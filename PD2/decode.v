==> flow/design.v <==
module decode(clock, insn, pc, opcode_out, rs_out, rt_out, rd_out, sa_out, func_out, imm_out, enable_decode, pc_out, insn_out);
input clock;
input [31:0] insn;
input [31:0] pc;
input enable_decode;
reg [31:0] pc_reg;
output reg [5:0] opcode_out;
output reg [4:0] rs_out;
output reg [4:0] rt_out;
output reg [4:0] rd_out;
output reg [4:0] sa_out;
output reg [5:0] func_out;
output reg [25:0] imm_out;
output reg [31:0] pc_out;
output reg [31:0] insn_out;
parameter ADD 	= 6'b100000;  
parameter ADDU 	= 6'b100001;  
parameter SUB	= 6'b100010;  
parameter SUBU	= 6'b100011;  
parameter MULT	= 6'b011000;  
parameter MULTU = 6'b011001;  
parameter DIV	= 6'b011010;  
parameter DIVU 	= 6'b011011;  
parameter MFHI	= 6'b010000;  
parameter MFLO 	= 6'b010010;  
parameter SLT	= 6'b101010;  
parameter SLTU	= 6'b101011;  
parameter SLL	= 6'b000000;  
parameter SLLV	= 6'b000100;  
parameter SRL	= 6'b000010;  
parameter SRLV	= 6'b000110;  
parameter SRA	= 6'b000011;  
parameter SRAV	= 6'b000111;  
parameter AND	= 6'b100100;  
parameter OR	= 6'b100101;  
parameter XOR	= 6'b100110;  
parameter NOR	= 6'b100111;  
parameter JALR	= 6'b001001;  
parameter JR	= 6'b001000;  
parameter MUL_OP = 6'b011100;  
parameter MUL_FUNC = 6'b000010;   
parameter ADDI  = 6'b001000;  
parameter ADDIU = 6'b001001;  
parameter SLTI  = 6'b001010;  
parameter SLTIU = 6'b001011;  
parameter ORI	= 6'b001101;  
parameter XORI  = 6'b001110;  
parameter LW	= 6'b100011;  
parameter SW	= 6'b101011;  
parameter LB	= 6'b100000;  
parameter LUI   = 6'b001111;  
parameter SB	= 6'b101000;  
parameter LBU	= 6'b100100;  
parameter BEQ	= 6'b000100;  
parameter BNE	= 6'b000101;  
parameter BGTZ	= 6'b000111;  
parameter J     = 6'b000010;
parameter JAL	= 6'b000011;
parameter RTYPE = 000000;  
always @(posedge clock)
begin : DECODE
	if (enable_decode) begin
		pc_out <= pc;
		insn_out <= insn;
		if (insn[31:26] == RTYPE || insn[31:26] == MUL_OP) begin
			opcode_out = RTYPE;
			case (insn[5:0])
				ADDU: begin				 
					rs_out = insn[25:21];
					rt_out = insn[20:16];
					rd_out = insn[15:11];
					sa_out = insn[10:6];	
					imm_out = 26'bxxxxxxxxxxxxxxxxxxxxxxxxxx;
					func_out = insn[5:0];
				end
				ADDU: begin
					rs_out = insn[25:21];
					rt_out = insn[20:16];
					rd_out = insn[15:11];
					sa_out = insn[10:6];
					imm_out = 26'bxxxxxxxxxxxxxxxxxxxxxxxxxx;
					func_out = insn[5:0];
				end
				SUB: begin
					rs_out = insn[25:21];
					rt_out = insn[20:16];
					rd_out = insn[15:11];
					sa_out = insn[10:6];
					imm_out = 26'bxxxxxxxxxxxxxxxxxxxxxxxxxx;
					func_out = insn[5:0];
				end
				SUBU: begin
					rs_out = insn[25:21];
					rt_out = insn[20:16];
					rd_out = insn[15:11];
					sa_out = insn[10:6];
					imm_out = 26'bxxxxxxxxxxxxxxxxxxxxxxxxxx;
					func_out = insn[5:0];
				end
				MUL_FUNC: begin
					opcode_out = MUL_OP;
					rs_out = insn[25:21];
					rt_out = insn[20:16];
					rd_out = insn[15:11];
					sa_out = 00000;
					imm_out = 26'bxxxxxxxxxxxxxxxxxxxxxxxxxx;
					func_out = insn[5:0];
				end	
				MULT: begin
					rs_out = insn[25:21];
					rt_out = insn[20:16];
					rd_out = 00000;
					sa_out = 00000;
					imm_out = 26'bxxxxxxxxxxxxxxxxxxxxxxxxxx;
					func_out = insn[5:0];
				end
				MULTU: begin
					rs_out = insn[25:21];
					rt_out = insn[20:16];
					rd_out = 00000;
					sa_out = 00000;
					imm_out = 26'bxxxxxxxxxxxxxxxxxxxxxxxxxx;
					func_out = insn[5:0];
				end
				DIV: begin
					rs_out = insn[25:21];
					rt_out = insn[20:16];
					rd_out = 00000;
					sa_out = 00000;
					imm_out = 26'bxxxxxxxxxxxxxxxxxxxxxxxxxx;
					func_out = insn[5:0];
				end
				DIVU: begin
					rs_out = insn[25:21];
					rt_out = insn[20:16];
					rd_out = 00000;
					sa_out = 00000;
					imm_out = 26'bxxxxxxxxxxxxxxxxxxxxxxxxxx;
					func_out = insn[5:0];
				end
				MFHI: begin
					rs_out = 00000;
					rt_out = 00000;
					rd_out = insn[15:11];
					sa_out = 00000;
					imm_out = 26'bxxxxxxxxxxxxxxxxxxxxxxxxxx;
					func_out = insn[5:0];
				end
				MFLO: begin
					rs_out = 00000;
					rt_out = 00000;
					rd_out = insn[15:11];
					sa_out = 00000;
					imm_out = 26'bxxxxxxxxxxxxxxxxxxxxxxxxxx;
					func_out = insn[5:0];
				end
				SLT: begin
					rs_out = insn[25:21];
					rt_out = insn[20:16];
					rd_out = insn[15:11];
					sa_out = 00000;
					imm_out = 26'bxxxxxxxxxxxxxxxxxxxxxxxxxx;
					func_out = insn[5:0];
				end
				SLTU: begin
					rs_out = insn[25:21];
					rt_out = insn[20:16];
					rd_out = insn[15:11];
					sa_out = 00000;
					imm_out = 26'bxxxxxxxxxxxxxxxxxxxxxxxxxx;
					func_out = insn[5:0];
				end
				SLL: begin
					rs_out = 00000;
					rt_out = insn[20:16];
					rd_out = insn[15:11];
					sa_out = insn[15:6];
					imm_out = 26'bxxxxxxxxxxxxxxxxxxxxxxxxxx;
					func_out = insn[5:0];
				end
				SLLV: begin
					rs_out = insn[25:21];
					rt_out = insn[20:16];
					rd_out = insn[15:11];
					sa_out = 00000;
					imm_out = 26'bxxxxxxxxxxxxxxxxxxxxxxxxxx;
					func_out = insn[5:0];
				end
				SRL: begin
					rs_out = 00000;
					rt_out = insn[20:16];
					rd_out = insn[15:11];
					sa_out = insn[10:6];
					func_out = insn[5:0];
				end
				SRLV: begin
					rs_out = insn[25:21];
					rt_out = insn[20:16];
					rd_out = insn[15:11];
					sa_out = 00000;
					imm_out = 26'bxxxxxxxxxxxxxxxxxxxxxxxxxx;
					func_out = insn[5:0];
				end
				SRA: begin
					rs_out = 00000;
					rt_out = insn[20:16];
					rd_out = insn[15:11];
					sa_out = insn[10:6];
					imm_out = 26'bxxxxxxxxxxxxxxxxxxxxxxxxxx;
					func_out = insn[5:0];
				end
				SRAV: begin
					rs_out = insn[25:21];
					rt_out = insn[20:16];
					rd_out = insn[15:11];
					sa_out = 00000;
					imm_out = 26'bxxxxxxxxxxxxxxxxxxxxxxxxxx;
					func_out = insn[5:0];
				end
				AND: begin
					rs_out = insn[25:21];
					rt_out = insn[20:16];
					rd_out = insn[15:11];
					sa_out = 00000;
					imm_out = 26'bxxxxxxxxxxxxxxxxxxxxxxxxxx;
					func_out = insn[5:0];
				end
				OR: begin
					rs_out = insn[25:21];
					rt_out = insn[20:16];
					rd_out = insn[15:11];
					sa_out = 00000;
					imm_out = 26'bxxxxxxxxxxxxxxxxxxxxxxxxxx;
					func_out = insn[5:0];
				end
				NOR: begin
					rs_out = insn[25:21];
					rt_out = insn[20:16];
					rd_out = insn[15:11];
					sa_out = 00000;
					imm_out = 26'bxxxxxxxxxxxxxxxxxxxxxxxxxx;
					func_out = insn[5:0];
				end
				JALR: begin
					rs_out = insn[25:21];
					rt_out = insn[20:16];
					rd_out = insn[15:11];
					sa_out = 00000;
					imm_out = 26'bxxxxxxxxxxxxxxxxxxxxxxxxxx;
					func_out = insn[5:0];
				end
				JR: begin
					rs_out = insn[25:21];
					rt_out = 00000;
					rd_out = 00000;
					sa_out = 00000;
					imm_out = 26'bxxxxxxxxxxxxxxxxxxxxxxxxxx;
					func_out = insn[5:0];
				end
			endcase
		end else if (insn[31:26] != 6'b000000 && insn[31:27] != 5'b00001) begin
			case (insn[31:26])
				ADDI: begin
					opcode_out = ADDI;		
					rs_out = insn[25:21];
					rt_out = insn[20:16];
					rd_out = 5'bxxxxx;
					sa_out = 5'bxxxxx;
					imm_out[25:10] = insn[15:0];
					func_out = 6'bxxxx;
				end
				ADDIU: begin
					opcode_out = ADDIU;
					rs_out = insn[25:21];
					rt_out = insn[20:16];
					rd_out = 5'bxxxxx;
					sa_out = 5'bxxxxx;
					imm_out[25:10] = insn[15:0];  
					func_out = 6'bxxxxx;
				end
				SLTI: begin
					opcode_out = SLTI;
					rs_out = insn[25:21];
					rt_out = insn[20:16];
					rd_out = 5'bxxxxx;
					sa_out = 5'bxxxxx;
					imm_out[25:10] = insn[15:0];  
					func_out = 6'bxxxxx;
				end
				SLTIU: begin
					opcode_out = SLTIU;
					rs_out = insn[25:21];
					rt_out = insn[20:16];
					rd_out = 5'bxxxxx;
					sa_out = 5'bxxxxx;
					imm_out[25:10] = insn[15:0];  
					func_out = 6'bxxxxx;
				end
				ORI: begin
					opcode_out = ORI;
					rs_out = insn[25:21];
					rt_out = insn[20:16];
					rd_out = 5'bxxxxx;
					sa_out = 5'bxxxxx;
					imm_out[25:10] = insn[15:0];  
					func_out = 6'bxxxxx;
				end
				XORI: begin
					opcode_out = XORI;
					rs_out = insn[25:21];		
					rt_out = insn[20:16];	
					rd_out = 5'bxxxxx;	
					sa_out = 5'bxxxxx;
					imm_out[25:10] = insn[15:0];    
					func_out = 6'bxxxxx;
				end
				LW: begin
					opcode_out = LW;
					rs_out = insn[25:21];		 
					rt_out = insn[20:16];		 
					rd_out = 5'bxxxxx;
					sa_out = 5'bxxxxx;
					imm_out[25:10] = insn[15:0];     
					func_out = 6'bxxxxx;
				end
				SW: begin
					opcode_out = SW;
					rs_out = insn[25:21];		 
					rt_out = insn[20:16];		 
					rd_out = 5'bxxxxx;
					sa_out = 5'bxxxxx;
					imm_out[25:10] = insn[15:0];     
					func_out = 6'bxxxxx;
				end
				LB: begin
					opcode_out = LB;
					rs_out = insn[25:21];		
					rt_out = insn[20:16];	
					rd_out = 5'bxxxxx;
					sa_out = 5'bxxxxx;	
					imm_out[25:10] = insn[15:0]; 
					func_out = 6'bxxxxxx;
				end
				LUI: begin
					opcode_out = LUI;
					rs_out = 5'b00000;		
					rt_out = insn[20:16];	
					rd_out = 5'bxxxxx;
					sa_out = 5'bxxxxx;	
					imm_out[25:10] = insn[15:0]; 
					func_out = 6'bxxxxxx;
				end
				SB: begin
					opcode_out = SB;
					rs_out = insn[25:21];		
					rt_out = insn[20:16];	
					rd_out = 5'bxxxxx;
					sa_out = 5'bxxxxx;	
					imm_out[25:10] = insn[15:0]; 
					func_out = 6'bxxxxxx;
				end
				LBU: begin
					opcode_out = LBU;
					rs_out = insn[25:21];		
					rt_out = insn[20:16];	
					rd_out = 5'bxxxxx;
					sa_out = 5'bxxxxx;	
					imm_out[25:10] = insn[15:0]; 
					func_out = 6'bxxxxxx;
				end
				BEQ: begin
					opcode_out = BEQ;
					rs_out = insn[25:21];		
					rt_out = insn[20:16];	
					rd_out = 5'bxxxxx;
					sa_out = 5'bxxxxx;	
					imm_out[25:10] = insn[15:0]; 
					func_out = 6'bxxxxxx;  
				end
				BNE: begin
					opcode_out = BNE;
					rs_out = insn[25:21];		
					rt_out = insn[20:16];	
					rd_out = 5'bxxxxx;
					sa_out = 5'bxxxxx;	
					imm_out[25:10] = insn[15:0]; 
					func_out = 6'bxxxxxx;   
				end
				BGTZ: begin
					opcode_out = BGTZ;
					rs_out = insn[25:21];		
					rt_out = insn[20:16];	
					rd_out = 5'bxxxxx;
					sa_out = 5'bxxxxx;	
					imm_out[25:10] = insn[15:0]; 
					func_out = 6'bxxxxxx;
				end
			endcase
		end else if (insn[31:27] == 5'b00001) begin
			case (insn[31:26])
				J: begin
					opcode_out = J;
					rs_out = 5'bxxxxx;
					rt_out = 5'bxxxxx;
					rd_out = 5'bxxxxx;
					sa_out = 5'bxxxxx;
					imm_out[25:0] = insn[25:0];
					func_out = 6'bxxxxxx;
				end
				JAL: begin
					opcode_out = JAL;
					rs_out = 5'bxxxxx;
					rt_out = 5'bxxxxx;
					rd_out = 5'bxxxxx;
					sa_out = 5'bxxxxx;
					imm_out[25:0] = insn[25:0];
					func_out = 6'bxxxxxx;
				end
			endcase
		end else if (insn[31:0] == 32'h00000000) begin
				opcode_out = 000000;
				rs_out = 00000;
				rt_out = 00000;
				rd_out = 00000;
				sa_out = 00000;
				imm_out = 26'bxxxxxxxxxxxxxxxxxxxxxxxxxx;
				func_out = 000000;
		end
	end
end
endmodule
== Reports on decode ==
The steps from the RTL of decode to its reports follow in flow order.
Line numbers count from 1 in the design file above.
Operators carry their Yosys type and port widths (W data, S select, Z words).
Not given: n/a

* Top module: decode
* Clock: clock
* Cell library: sky130hd
* Library corner: tt_025C_1v80

== Elaborated design ==
Counts by Yosys on the flattened word-level netlist (proc, flatten, opt, wreduce; memories kept). Register bits leave out memories and registers merged into their read ports (data or address). Print and check cells are left out. Cells with the same type and inputs are merged into one.

* Register bits: 122
* Input bits: 66
* Output and inout port bits: 122
* Cells after elaboration: 122

* Eq/ne operators: 53
* Mux-type cells: 32
* Reductions and logical operators: 27

{| class="wikitable"
|+ Operator list
! cell !! number
|-
| $pmux W6 S15 || 1
|-
| $eq A6 B6 Y1 const B || 13
|-
| $mux W26 || 3
|-
| $mux W5 || 11
|-
| $eq A6 B4 Y1 const B || 9
|-
| $pmux W5 S2 || 5
|-
| $mux W6 || 8
|-
| $eq A6 B5 Y1 const B || 7
|-
| $eq A6 B3 Y1 const B || 6
|-
| $reduce_or A17 Y1 || 2
|-
| $logic_not A32 Y1 || 1
|-
| $mux W16 || 2
|-
| $reduce_and A5 Y1 || 6
|-
| $eq A6 B2 Y1 const B || 4
|-
| $reduce_or A22 Y1 || 1
|-
| $reduce_or A19 Y1 || 1
|-
| $reduce_or A18 Y1 || 1
|-
| $ne A3 B3 Y1 const B || 6
|-
| $ne A17 B2 Y1 const B || 1
|-
| $reduce_or A15 Y1 || 1
|-
| $reduce_or A14 Y1 || 1
|-
| $logic_not A6 Y1 || 2
|-
| $pmux W6 S2 || 1
|-
| $reduce_or A5 Y1 || 2
|-
| $mux W10 || 1
|-
| $reduce_bool A6 Y1 || 1
|-
| $eq A5 B1 Y1 const B || 1
|-
| $ne A5 B1 Y1 const B || 1
|}

Not listed: further kinds 12, cells in them 13.

== Longest topological paths ==
Yosys ltp: most cells in a row. Word level: on the elaborated netlist, between registers, memories and ports. Mapped: between sequential cells and ports; inverters and the memories' decode and read muxes count.

* Depth in word-level cells: 6
* ABC_AREA: 0
* Depth in mapped cells: 6
* Gate-level depth less buffers: 4

== Netlist ==
The flow's flattened synthesis, as Yosys stat reports it; memories are mapped. The netlist is that of the ABC_AREA named above (0 if unset); the other value can give another one.
The area totals of this step are shown rounded.

* Standard cells after synthesis: 285
* Mapped area: 4810 µm²
* Sequential part of the area: 3660 µm²
* Mapped flip-flops: 122
* Buffers: 16

{| class="wikitable"
|+ Cells by type
! type !! number !! total area (µm²)
|-
| sky130_fd_sc_hd__edfxtp_1 || 122 || 3.66E+03
|-
| sky130_fd_sc_hd__mux2_4 || 8 || 120.115
|-
| sky130_fd_sc_hd__mux2_2 || 7 || 78.826
|-
| sky130_fd_sc_hd__and2_1 || 11 || 68.816
|-
| sky130_fd_sc_hd__nand2_1 || 16 || 60.058
|-
| sky130_fd_sc_hd__buf_2 || 11 || 55.053
|-
| sky130_fd_sc_hd__o22ai_1 || 8 || 50.048
|-
| sky130_fd_sc_hd__a21boi_1 || 6 || 45.043
|-
| sky130_fd_sc_hd__nor2_1 || 12 || 45.043
|-
| sky130_fd_sc_hd__nor2b_1 || 7 || 43.792
|-
| sky130_fd_sc_hd__a21oi_1 || 8 || 40.038
|-
| sky130_fd_sc_hd__and3_1 || 5 || 31.28
|-
| sky130_fd_sc_hd__inv_1 || 8 || 30.029
|-
| sky130_fd_sc_hd__a221oi_4 || 1 || 26.275
|-
| sky130_fd_sc_hd__nor3b_1 || 3 || 22.522
|-
| sky130_fd_sc_hd__nor4_4 || 1 || 21.27
|-
| sky130_fd_sc_hd__a221o_1 || 2 || 20.019
|-
| sky130_fd_sc_hd__nor4bb_1 || 2 || 20.019
|}

Other cell types: 36; their cells: 47.

== Worst setup path after synthesis ==
Path of least setup slack by OpenSTA after synthesis, without wires, with an ideal clock, recovery checks aside; 20% of the period is set as input and as output delay. Where synthesis merged equal registers, the netlist keeps one of their names.

* Path type: input to register
* Start: in insn[27]
* End: reg func_out[0]
* Period: 3.51 ns
* Input delay: 0.702 ns
* Library setup time: 0.407 ns
* Launch time at the first pin: 0.702 ns
* Arrival time: 2.848 ns
* Required time: 3.103 ns
* Setup slack: 0.255 ns
* Path delay: 2.553 ns
* Driving pins on the path: 5
* Path buffers: 1
* Period reached after synthesis: 3.255 ns

"path delay" = arrival - input delay + setup time.
"driving pins on the path" counts driving pins, that of a launching flip-flop among them; a cell with two outputs on the path counts twice.
"period reached after synthesis" = period - worst setup slack (recovery checks aside). The figure is calculated, with input and output delays left at 20% of the set period.
Between the ends stands the longest chain of elaborated cells between them, by number of cells; it is not shown to be the way that was timed. Of several equally long chains one is given.
A line is the first line of the expression or statement that the cell stems from. Yosys adds cells for indexed reads and writes and turns some case tables into memories.
At most two assigning lines are given for a register; there are more.
The path ends at the enable pin of a flip-flop; only ways to that pin are counted.

* Cell sequence: sky130_fd_sc_hd__buf_2 -> sky130_fd_sc_hd__or2_1 -> sky130_fd_sc_hd__o32ai_1 -> sky130_fd_sc_hd__a221o_1 -> sky130_fd_sc_hd__a21boi_1
* Length of the longest elaborated chain: 4
* Elaborated cells on any way between the ends: 32
* Source lines of those cells: 6
* Classes of those cells: eq/ne (23); reduce/logical (9)

{| class="wikitable"
|+ RTL lines, path after synthesis
! what !! RTL line !! RTL
|-
| from (decl) || 3 || <nowiki>input [31:0] insn;</nowiki>
|-
| $logic_not A6 Y1 || 65 || <nowiki>if (insn[31:26] == RTYPE || insn[31:26] == MUL_OP) begin</nowiki>
|-
| $logic_or A1 B1 Y1 || 65 ||
|-
| $ne A2 B2 Y1 || n/a ||
|-
| $reduce_and A5 Y1 || n/a ||
|-
| to (assign) || 74 || <nowiki>func_out = insn[5:0];</nowiki>
|-
| to (assign) || 82 || <nowiki>func_out = insn[5:0];</nowiki>
|-
| to (decl) || 12 || <nowiki>output reg [5:0] func_out;</nowiki>
|}

== Timing after layout ==
Path of least setup slack in the final report of stored run 1 (OpenROAD, finished layout, wires in). Where an end is a register, its clock arrival counts in the times.

* Path type: input to register
* Start: in insn[27]
* End: reg sa_out[1]
* Period: 5.04 ns
* Input delay: 1.01 ns
* Library setup time: 0.36 ns
* Launch time at the first pin: 1.01 ns
* Arrival time: 3.51 ns
* Required time: 5.08 ns
* Setup slack: 1.56 ns
* Driving pins on the path: 7
* Path buffers: 3

Between the ends stands the longest chain of elaborated cells between them, by number of cells; it is not shown to be the way that was timed. Of several equally long chains one is given.
At most two assigning lines are given for a register; there are more.
The path ends at the enable pin of a flip-flop; only ways to that pin are counted.

* Cell sequence: sky130_fd_sc_hd__clkdlybuf4s50_1 -> sky130_fd_sc_hd__buf_2 -> sky130_fd_sc_hd__clkbuf_1 -> sky130_fd_sc_hd__nand2_1 -> sky130_fd_sc_hd__o22ai_1 -> sky130_fd_sc_hd__a221o_1 -> sky130_fd_sc_hd__a21boi_1
* Length of the longest elaborated chain: 4
* Elaborated cells on any way between the ends: 32
* Source lines of those cells: 6
* Classes of those cells: eq/ne (23); reduce/logical (9)

{| class="wikitable"
|+ RTL lines, path post-layout
! what !! RTL line !! RTL
|-
| from (decl) || 3 || <nowiki>input [31:0] insn;</nowiki>
|-
| $logic_not A6 Y1 || 65 || <nowiki>if (insn[31:26] == RTYPE || insn[31:26] == MUL_OP) begin</nowiki>
|-
| $logic_or A1 B1 Y1 || 65 ||
|-
| $ne A3 B3 Y1 || n/a ||
|-
| $reduce_and A5 Y1 || n/a ||
|-
| to (assign) || 72 || <nowiki>sa_out = insn[10:6];</nowiki>
|-
| to (assign) || 80 || <nowiki>sa_out = insn[10:6];</nowiki>
|-
| to (decl) || 11 || <nowiki>output reg [4:0] sa_out;</nowiki>
|}

Subject: decode on sky130hd, stored results

Hello all,

Flow measurements of decode on sky130hd: 2 stored runs with different settings, listed in no order. Input and output delays are each 20% of the period that was set; the output load is 0.01 pF.
"achieved period" means the clock period less the worst setup slack. The figure is calculated, with input and output delays left at 20% of the set period.
"critical path time" means the part of the period allowed to the worst setup path (the constraints hold back 20% at inputs and 20% at outputs) less its slack; where the path has registers, the arrival times of their clocks count too.
"total power of the final layout" is the tool's figure for a default switching activity; nothing was simulated.
Results are given in rounded form.

=== Stored run 1 ===
{| class="wikitable"
! Setting !! Value
|-
| period_ns || 5.04
|-
| CORE_UTILIZATION || 36
|-
| PLACE_DENSITY_LB_ADDON || 0.08
|-
| HOLD_SLACK_MARGIN || 0.17
|-
| CORE_ASPECT_RATIO || 1.67
|-
| CORE_MARGIN || 7
|-
| GPL_TIMING_DRIVEN || 0
|-
| MIN_ROUTING_LAYER || met2
|-
| MAX_ROUTING_LAYER || met4
|-
| CAP_MARGIN || 20
|-
| SLEW_MARGIN || 20
|-
! Result !! Value
|-
| Area of the synthesized netlist || 4810 µm²
|-
| Overall die area || 16900 µm²
|-
| Area of the standard cells in the finished layout || 7580 µm²
|-
| Final design utilization || 0.581
|-
| Worst slack on setup checks || 1.56 ns
|-
| Worst hold slack in the final report || 1.05 ns
|-
| Total power of the final layout || 2.90 mW
|-
| Achieved period || 3.479 ns
|-
| Critical path time || 2.47 ns
|-
| Worst path kind || input to register
|}

=== Stored run 2 ===
{| class="wikitable"
! Setting !! Value
|-
| period_ns || 6.37
|-
| CORE_UTILIZATION || 49
|-
| PLACE_DENSITY_LB_ADDON || 0.25
|-
| CTS_CLUSTER_DIAMETER || 356
|-
| SLEW_MARGIN || 30
|-
| MAX_ROUTING_LAYER || met5
|-
| CAP_MARGIN || 20
|-
| CORE_MARGIN || 2
|-
! Result !! Value
|-
| Area of the synthesized netlist || 4810 µm²
|-
| Overall die area || 10600 µm²
|-
| Area of the standard cells in the finished layout || 7350 µm²
|-
| Final design utilization || 0.762
|-
| Worst slack on setup checks || 2.83 ns
|-
| Worst hold slack in the final report || 1.32 ns
|-
| Total power of the final layout || 2.16 mW
|-
| Achieved period || 3.540 ns
|-
| Critical path time || 2.27 ns
|-
| Worst path kind || input to register
|}

Thanks
