==> flow/design.v <==
module fetch (clock, pc, rw, stall, access_size, enable_fetch);
input clock;
input stall;
input enable_fetch;
output reg [31:0] pc;
output reg rw;
output reg [31:0] access_size;
parameter start_addr = 32'h80020000;
parameter word_size = 4;
initial begin
	pc = start_addr;
end
always @(posedge clock)
begin: FETCH
	if (enable_fetch && !stall) begin
		pc 		= pc + 4;
		rw 		= 1;		 
		access_size 	= word_size;	 
	end else if (enable_fetch && stall) begin
		pc 		= pc;
		rw		= 1;		 
		access_size	= word_size;	 
	end
end
endmodule
==> From RTL to reports: fetch <==
Tool output for the design above, in the order of the flow.
Lines are those of the file above, counted from 1.
Operators: Yosys type, input widths -> output width; for muxes data width and select width s.
Cell names lack the library's common part.
{ "setup": {"design": "fetch", "clock": "clock", "lib": "sky130hd", "corner": "tt_025C_1v80"} }

==> Elaborated design <==
Yosys after proc, flatten, opt, wreduce and memory -nomap, before mapping. Memory bits, and registers merged into a memory's read port (data or address), are not among the register bits. Print and check cells are not counted. Equal cells are merged and count once.
{ "op_classes": {"n_addsub": 1, "muxes": 1, "reduce_and_logical": 2} }
{ "ops": {"columns": ["op", "count"], "rows": [
  ["$add 32x3->32 const B", 1],
  ["$mux 32", 1],
  ["$logic_and 1x1->1", 1],
  ["$logic_not 1->1", 1]
]} }
{ "bits": {"register_bits": 32, "wordCells": 5} }

==> Logic depth <==
Yosys ltp: most cells in a row. Word level: on the elaborated netlist, between registers, memories and ports. Mapped: between sequential cells and ports; inverters and the memories' decode and read muxes count.
{ "depth": {"ltp_word": 3, "abc_area": 1, "ltp_mapped": 8, "depth_no_buf": 8} }

==> Mapped cells and area <==
Source: synth_stat.txt of the flow (Yosys; design flattened, memories mapped). It holds for the ABC_AREA given above (unset counts as 0); a run with the other value may have another netlist.
{ "by_type": {"columns": ["cell_type", "count", "area_total_um2"], "rows": [
  ["edfxtp_1", 30, 900.864],
  ["nand2_1", 77, 289.027],
  ["buf_4", 35, 262.752],
  ["nor2_1", 30, 112.608],
  ["xor2_1", 9, 78.826],
  ["nor2_4", 6, 67.565],
  ["inv_1", 16, 60.058],
  ["nand3b_1", 8, 60.058],
  ["xnor2_1", 5, 43.792],
  ["nor2_8", 2, 40.038],
  ["nand2_4", 3, 33.782],
  ["nand3_1", 6, 30.029],
  ["and2_1", 3, 18.768],
  ["nand2_2", 3, 18.768],
  ["nor2_2", 3, 18.768],
  ["xor2_2", 1, 16.266],
  ["ha_1", 1, 12.512],
  ["conb_1", 2, 7.507],
  ["o21ai_0", 1, 5.005]
]} }
{ "mapped": {"mapped_cells": 241, "mapped_area_um2": 2077.0, "ff_cells": 30, "buf_cells": 35} }

==> Path before layout <==
Path of least setup slack by OpenSTA after synthesis, without wires, with an ideal clock, recovery checks aside; 20% of the period is set as input and as output delay. Where synthesis merged equal registers, the netlist keeps one of their names.
{ "synth_path": {"kind": "input port to flip-flop", "start": "in enable_fetch", "end": "reg pc[10]", "tclk_ps": 4150, "in_delay_ps": 830, "setup_time_ps": 418, "launch_ps": 830, "t_arrival_ps": 2136, "required_ps": 3732, "slack_ps": 1597, "path_delay_ps": 1724, "stages": 2, "n_path_buf": 0, "synth_period_reached_ps": 2553} }
"path_delay_ps" is the arrival time less input delay plus setup time.
"stages" counts driving pins, that of a launching flip-flop among them; a cell with two outputs on the path counts twice.
"synth_period_reached_ps" is the clock period less the worst setup slack; recovery checks do not enter. This is arithmetic on one report: input and output delays are still those of the set period (20% each).
The rows between start and end are the longest chain of elaborated cells between them; the timing report does not say that the signal goes this way. Where chains are equally long, one stands for them.
A line is the first line of the expression or statement that the cell stems from. Yosys adds cells for indexed reads and writes and turns some case tables into memories.
The path ends at the enable pin of a flip-flop; only ways to that pin are counted.
{ "synth_via": {"path_cell_list": "inv_1 > nor2_1", "elab_chain_len": 1, "cells_between": 1, "classes_between": "1 x reduce/logical"} }
{ "synth_rtl": {"columns": ["element", "line_no", "source"], "rows": [
  ["from (decl)", 4, "input enable_fetch;"],
  ["$logic_and 1x1->1", 15, "if (enable_fetch && !stall) begin"],
  ["to (assign)", 16, "pc = pc + 4;"],
  ["to (assign)", 20, "pc = pc;"],
  ["to (decl)", 5, "output reg [31:0] pc;"]
]} }

==> Path in the finished layout <==
From the final timing report of flow run 1: the path of least setup slack in the routed layout; clock arrival at registers is part of the times.
The path's times are printed in steps of 10 ps; the period is the one set.
{ "layout_path": {"kind": "flip-flop to output port", "start": "reg pc[16]", "end": "out pc[16]", "tclk_ps": 1850, "output_delay_ps": 370, "launch_ps": 280, "t_arrival_ps": 1320, "required_ps": 1480, "slack_ps": 160, "stages": 2, "n_path_buf": 1} }
{ "layout_via": {"path_cell_list": "edfxtp_1 > clkdlybuf4s50_1", "elab_chain_len": 0, "cells_between": 0} }
{ "layout_rtl": {"columns": ["element", "line_no", "source"], "rows": [
  ["from (decl)", 5, "output reg [31:0] pc;"],
  ["from (assign)", 16, "pc = pc + 4;"],
  ["from (assign)", 20, "pc = pc;"],
  ["to (decl)", 5, null]
]} }

Add stored flow runs of fetch

Module fetch, platform sky130hd: 2 stored runs of the flow (Yosys, OpenROAD) with differing settings, in no particular order. Input and output delays are each 20% of the period that was set; the output load is 0.01 pF.
By "period_reached_ps" is meant the clock period of the run minus its worst setup slack. This is arithmetic on one report: input and output delays are still those of the set period (20% each).
"worst_setup_path_time_ps": the worst setup path's part of the clock period (all of it between registers, 20% less for each end at a port) less its slack. A launch clock that arrives late makes it longer, a capture clock that arrives late makes it shorter.
"power_total_mw": no workload was simulated; the value follows from the tool's default switching activity.
"worst_setup_path_time_ps" is known to 10 ps.
[
  {
    "run": "flow run 1",
    "settings": { "period_ns": 1.85, "CORE_UTILIZATION": 39, "PLACE_DENSITY_LB_ADDON": 0.22, "CORE_ASPECT_RATIO": 0.91, "CORE_MARGIN": 5, "CELL_PAD_IN_SITES_GLOBAL_PLACEMENT": 0, "TNS_END_PERCENT": 5, "ABC_AREA": 1, "GPL_TIMING_DRIVEN": 1, "CTS_CLUSTER_DIAMETER": 222, "CAP_MARGIN": 20, "SLEW_MARGIN": 20 },
    "results": { "finish.stdcell_area_um2": 2473.6, "die_footprint_um2": 6886.7, "ws_setup_ps": 156, "fin_hold_ws_ps": 576, "synthArea_um2": 2077.0, "worst_setup_path_time_ps": 1320, "worstPathKind": "flip-flop to output port", "power_total_mw": 1.633, "fin_util_pct": 47.6, "period_reached_ps": 1694, "setup_tns_ps": 0 }
  },
  {
    "run": "flow run 2",
    "settings": { "period_ns": 4.05, "CORE_UTILIZATION": 56, "CORE_ASPECT_RATIO": 0.51, "CORE_MARGIN": 3, "CELL_PAD_IN_SITES_GLOBAL_PLACEMENT": 1, "TNS_END_PERCENT": 100, "ABC_AREA": 1, "CTS_CLUSTER_SIZE": 64, "CAP_MARGIN": 25, "MIN_ROUTING_LAYER": "met2", "SLEW_MARGIN": 20 },
    "results": { "finish.stdcell_area_um2": 2413.6, "die_footprint_um2": 4517.4, "ws_setup_ps": 1904, "fin_hold_ws_ps": 567, "synthArea_um2": 2077.0, "worst_setup_path_time_ps": 1340, "worstPathKind": "flip-flop to output port", "power_total_mw": 0.6891, "fin_util_pct": 69.9, "period_reached_ps": 2146, "setup_tns_ps": 0 }
  }
]
