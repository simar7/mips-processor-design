==> flow/design.v <==
module writeback(clock, data_in_mem, data_in_alu, rw_d, data_out);
parameter data_width = 32;
input clock;
input [data_width-1:0] data_in_mem;
input [data_width-1:0] data_in_alu;
input rw_d;	 
output reg [data_width-1:0] data_out;
always @(posedge clock)
begin
	if (rw_d == 0) begin
		data_out = data_in_alu;
	end
	else begin
		data_out = data_in_mem;
	end
end
endmodule
---- From RTL to reports: writeback ----
The steps from the RTL of writeback to its reports follow in flow order.
Line numbers count from 1 in the design file above.
Operators: Yosys type, input widths -> output width; for muxes data width and select width s.
Library cell names are shortened.
A cell with -- has no value.
design
  top ..................................... writeback
  clock input ............................. clock
  cell library ............................ sky130hd
  corner .................................. tt_025C_1v80

---- Word level ----
Source: Yosys, flattened and elaborated, memories not mapped. Widths are those after wreduce; folded enables and synchronous resets count as part of the registers. Registers that Yosys merges into a memory's read port (data or address) are not register bits. Print and check cells do not count. Equal cells are merged and count once.
storage and ports
  output and inout port bits .............. 32
  word-level cells ........................ 2
  input port bits ......................... 66
  register bits ........................... 32
operators by class
  muxes and demuxes ....................... 1
operator list
  kind     number
  $mux 32  1

---- Depth ----
Depth = most cells in a row (Yosys ltp): at word level without a register or memory, in the mapped netlist without a sequential cell, where the memories' decode and read muxes count.
logic depth
  depth after elaboration ................. 1
  ABC_AREA ................................ 0
  mapped depth ............................ 3
  gate-level depth less buffers ........... 1

---- Synthesis result ----
Yosys stat after the flow's synthesis: flattened, memories mapped to cells. It holds for the ABC_AREA given above (unset counts as 0); a run with the other value may have another netlist.
cell types
  cell type  number  total area (µm²)
  dfxtp_1    32      640.614
  mux2_4     30      450.432
  buf_12     3       60.058
  mux2_2     2       22.522
  buf_6      1       11.261
mapped netlist
  cell area after synthesis ............... 0.0011849 mm²
  mapped flip-flops ....................... 32
  area of sequential cells ................ 0.0006406 mm²
  cells in the netlist .................... 68
  buffer cells ............................ 4

---- Timing after synthesis ----
Source: OpenSTA report_checks on the synthesized netlist (no wires, ideal clock, input and output delay 20% of the period each), path of least setup slack; recovery checks are left aside. Register names are those of the netlist, which keeps one name where synthesis merged equal registers.
timing path after synthesis
  path kind ............................... in2reg
  start ................................... input port rw_d
  end ..................................... register data_out[0]
  required time ........................... 735 ps
  time at the first pin ................... 171 ps
  setup slack ............................. 22 ps
  delay of the path ....................... 662 ps
  path buffers ............................ 2
  period .................................. 856 ps
  stages on the path ...................... 3
  input delay ............................. 171 ps
  library setup time ...................... 121 ps
  arrival time ............................ 712 ps
  period reached after synthesis .......... 834 ps
"delay of the path" = arrival - input delay + setup time.
"stages on the path": output pins that drive a net of the path, with the launching flip-flop's if there is one; two outputs of one cell count as two.
"period reached after synthesis" = period - worst setup slack (recovery checks aside). The figure is calculated, with input and output delays left at 20% of the set period.
The rows between start and end are the longest chain of elaborated cells between them; the timing report does not say that the signal goes this way. Where chains are equally long, one stands for them.
Each line given opens the expression or statement behind the cell; cells for indexed reads and writes are added by Yosys, which also makes memories of some case tables.
between the ends, after synthesis
  cell sequence ........................... buf_6 -> buf_12 -> mux2_4
  cells in the longest elaborated chain ... 1
  elaborated cells between the ends (all ways) .. 1
  RTL lines with such cells ............... 1
  those cells by class .................... 1 x mux
ends and longest elaborated chain, after synthesis
  what         RTL line  text
  from (decl)  6         input rw_d;
  $mux 32      10        if (rw_d == 0) begin
  to (assign)  11        data_out = data_in_alu;
  to (assign)  14        data_out = data_in_mem;
  to (decl)    7         output reg [data_width-1:0] data_out;

---- Path in the finished layout ----
Path of least setup slack in the final report of record 1 (OpenROAD, finished layout, wires in). Where an end is a register, its clock arrival counts in the times.
The path's times are printed in steps of 10 ps; the period is the one set.
timing path after layout
  path kind ............................... reg2out
  start ................................... register data_out[27]
  end ..................................... output port data_out[27]
  arrival time ............................ 710 ps
  external output delay ................... 100 ps
  time at the first pin ................... 270 ps
  path buffers ............................ 1
  required time ........................... 420 ps
  setup slack ............................. -300 ps
  stages on the path ...................... 2
  period .................................. 519 ps
between the ends, after layout
  cell sequence ........................... dfxtp_1 -> buf_2
  cells in the longest elaborated chain ... 0
  elaborated cells between the ends (all ways) .. 0
  RTL lines with such cells ............... 0
ends and longest elaborated chain, after layout
  what           RTL line  text
  from (decl)    7         output reg [data_width-1:0] data_out;
  from (assign)  11        data_out = data_in_alu;
  from (assign)  14        data_out = data_in_mem;
  to (decl)      7

Wiki page: writeback / flow data

Module writeback, platform sky130hd: 2 stored runs of the flow (Yosys, OpenROAD) with differing settings, in no particular order. Input and output delays are each 20% of the period that was set; the output load is 0.01 pF.
"achieved clock period" = clock period - worst setup slack. The figure is calculated, with input and output delays left at 20% of the set period.
"critical setup path time": the worst setup path's part of the clock period (all of it between registers, 20% less for each end at a port) less its slack. A launch clock that arrives late makes it longer, a capture clock that arrives late makes it shorter.
"total power after layout" is the tool's figure for a default switching activity; nothing was simulated.
"critical setup path time" is known to 10 ps.

======== record 1 ========
==> flow/run.sh <==
#!/bin/bash
# the make line also repeats the synthesis and layout settings of config.mk as NAME=value (left out here)
make -C /OpenROAD-flow-scripts/flow DESIGN_CONFIG=/design/flow/config.mk WORK_HOME=/design/flow/orfs CLKGATE_MAP_FILE= finish
==> flow/config.mk <==
export PLATFORM = sky130hd
export DESIGN_NAME = writeback
export DESIGN_NICKNAME = writeback
export VERILOG_FILES = /design/flow/design.v
export SDC_FILE = /design/flow/constraint.sdc
export NUM_CORES = 4
export LEC_CHECK = 0
export ABC_AREA = 0
export CAP_MARGIN = 20
export CELL_PAD_IN_SITES_GLOBAL_PLACEMENT = 1
export CORE_ASPECT_RATIO = 1.21
export CORE_MARGIN = 2
export CORE_UTILIZATION = 26
export CTS_CLUSTER_DIAMETER = 195
export CTS_CLUSTER_SIZE = 58
export GPL_ROUTABILITY_DRIVEN = 0
export PLACE_DENSITY = 0.74
export SETUP_SLACK_MARGIN = 0.11
export SLEW_MARGIN = 35
==> flow/constraint.sdc <==
create_clock -name core_clock -period 0.519 [get_ports {clock}]
set_input_delay 0.1038 -clock core_clock [delete_from_list [all_inputs] [get_ports {clock}]]
set_output_delay 0.1038 -clock core_clock [all_outputs]
set_load 0.01 [all_outputs]

-------- measured, record 1 --------
  worst slack on setup checks ............. -295 ps
  standard-cell area after layout ......... 0.0022734 mm²
  achieved clock period ................... 814 ps
  final worst hold slack .................. 173 ps
  area inside the die boundary ............ 0.0051159 mm²
  total power after layout ................ 5.671 mW
  Yosys chip area after synthesis ......... 0.0011849 mm²
  utilization ............................. 51.0%
  critical setup path time ................ 710 ps
  critical path type ...................... reg2out
  total negative slack .................... -8,926 ps

======== record 2 ========
==> flow/run.sh <==
#!/bin/bash
# the make line also repeats the synthesis and layout settings of config.mk as NAME=value (left out here)
make -C /OpenROAD-flow-scripts/flow DESIGN_CONFIG=/design/flow/config.mk WORK_HOME=/design/flow/orfs CLKGATE_MAP_FILE= finish
==> flow/config.mk <==
export PLATFORM = sky130hd
export DESIGN_NAME = writeback
export DESIGN_NICKNAME = writeback
export VERILOG_FILES = /design/flow/design.v
export SDC_FILE = /design/flow/constraint.sdc
export NUM_CORES = 4
export LEC_CHECK = 0
export CAP_MARGIN = 20
export CORE_MARGIN = 2
export CORE_UTILIZATION = 40
export SLEW_MARGIN = 20
==> flow/constraint.sdc <==
create_clock -name core_clock -period 0.828 [get_ports {clock}]
set_input_delay 0.1656 -clock core_clock [delete_from_list [all_inputs] [get_ports {clock}]]
set_output_delay 0.1656 -clock core_clock [all_outputs]
set_load 0.01 [all_outputs]

-------- measured, record 2 --------
  worst slack on setup checks ............. -115 ps
  standard-cell area after layout ......... 0.002132 mm²
  achieved clock period ................... 943 ps
  final worst hold slack .................. 301 ps
  area inside the die boundary ............ 0.0034135 mm²
  total power after layout ................ 3.436 mW
  Yosys chip area after synthesis ......... 0.0011849 mm²
  utilization ............................. 76.7%
  critical setup path time ................ 780 ps
  critical path type ...................... reg2out
  total negative slack .................... -3,202 ps
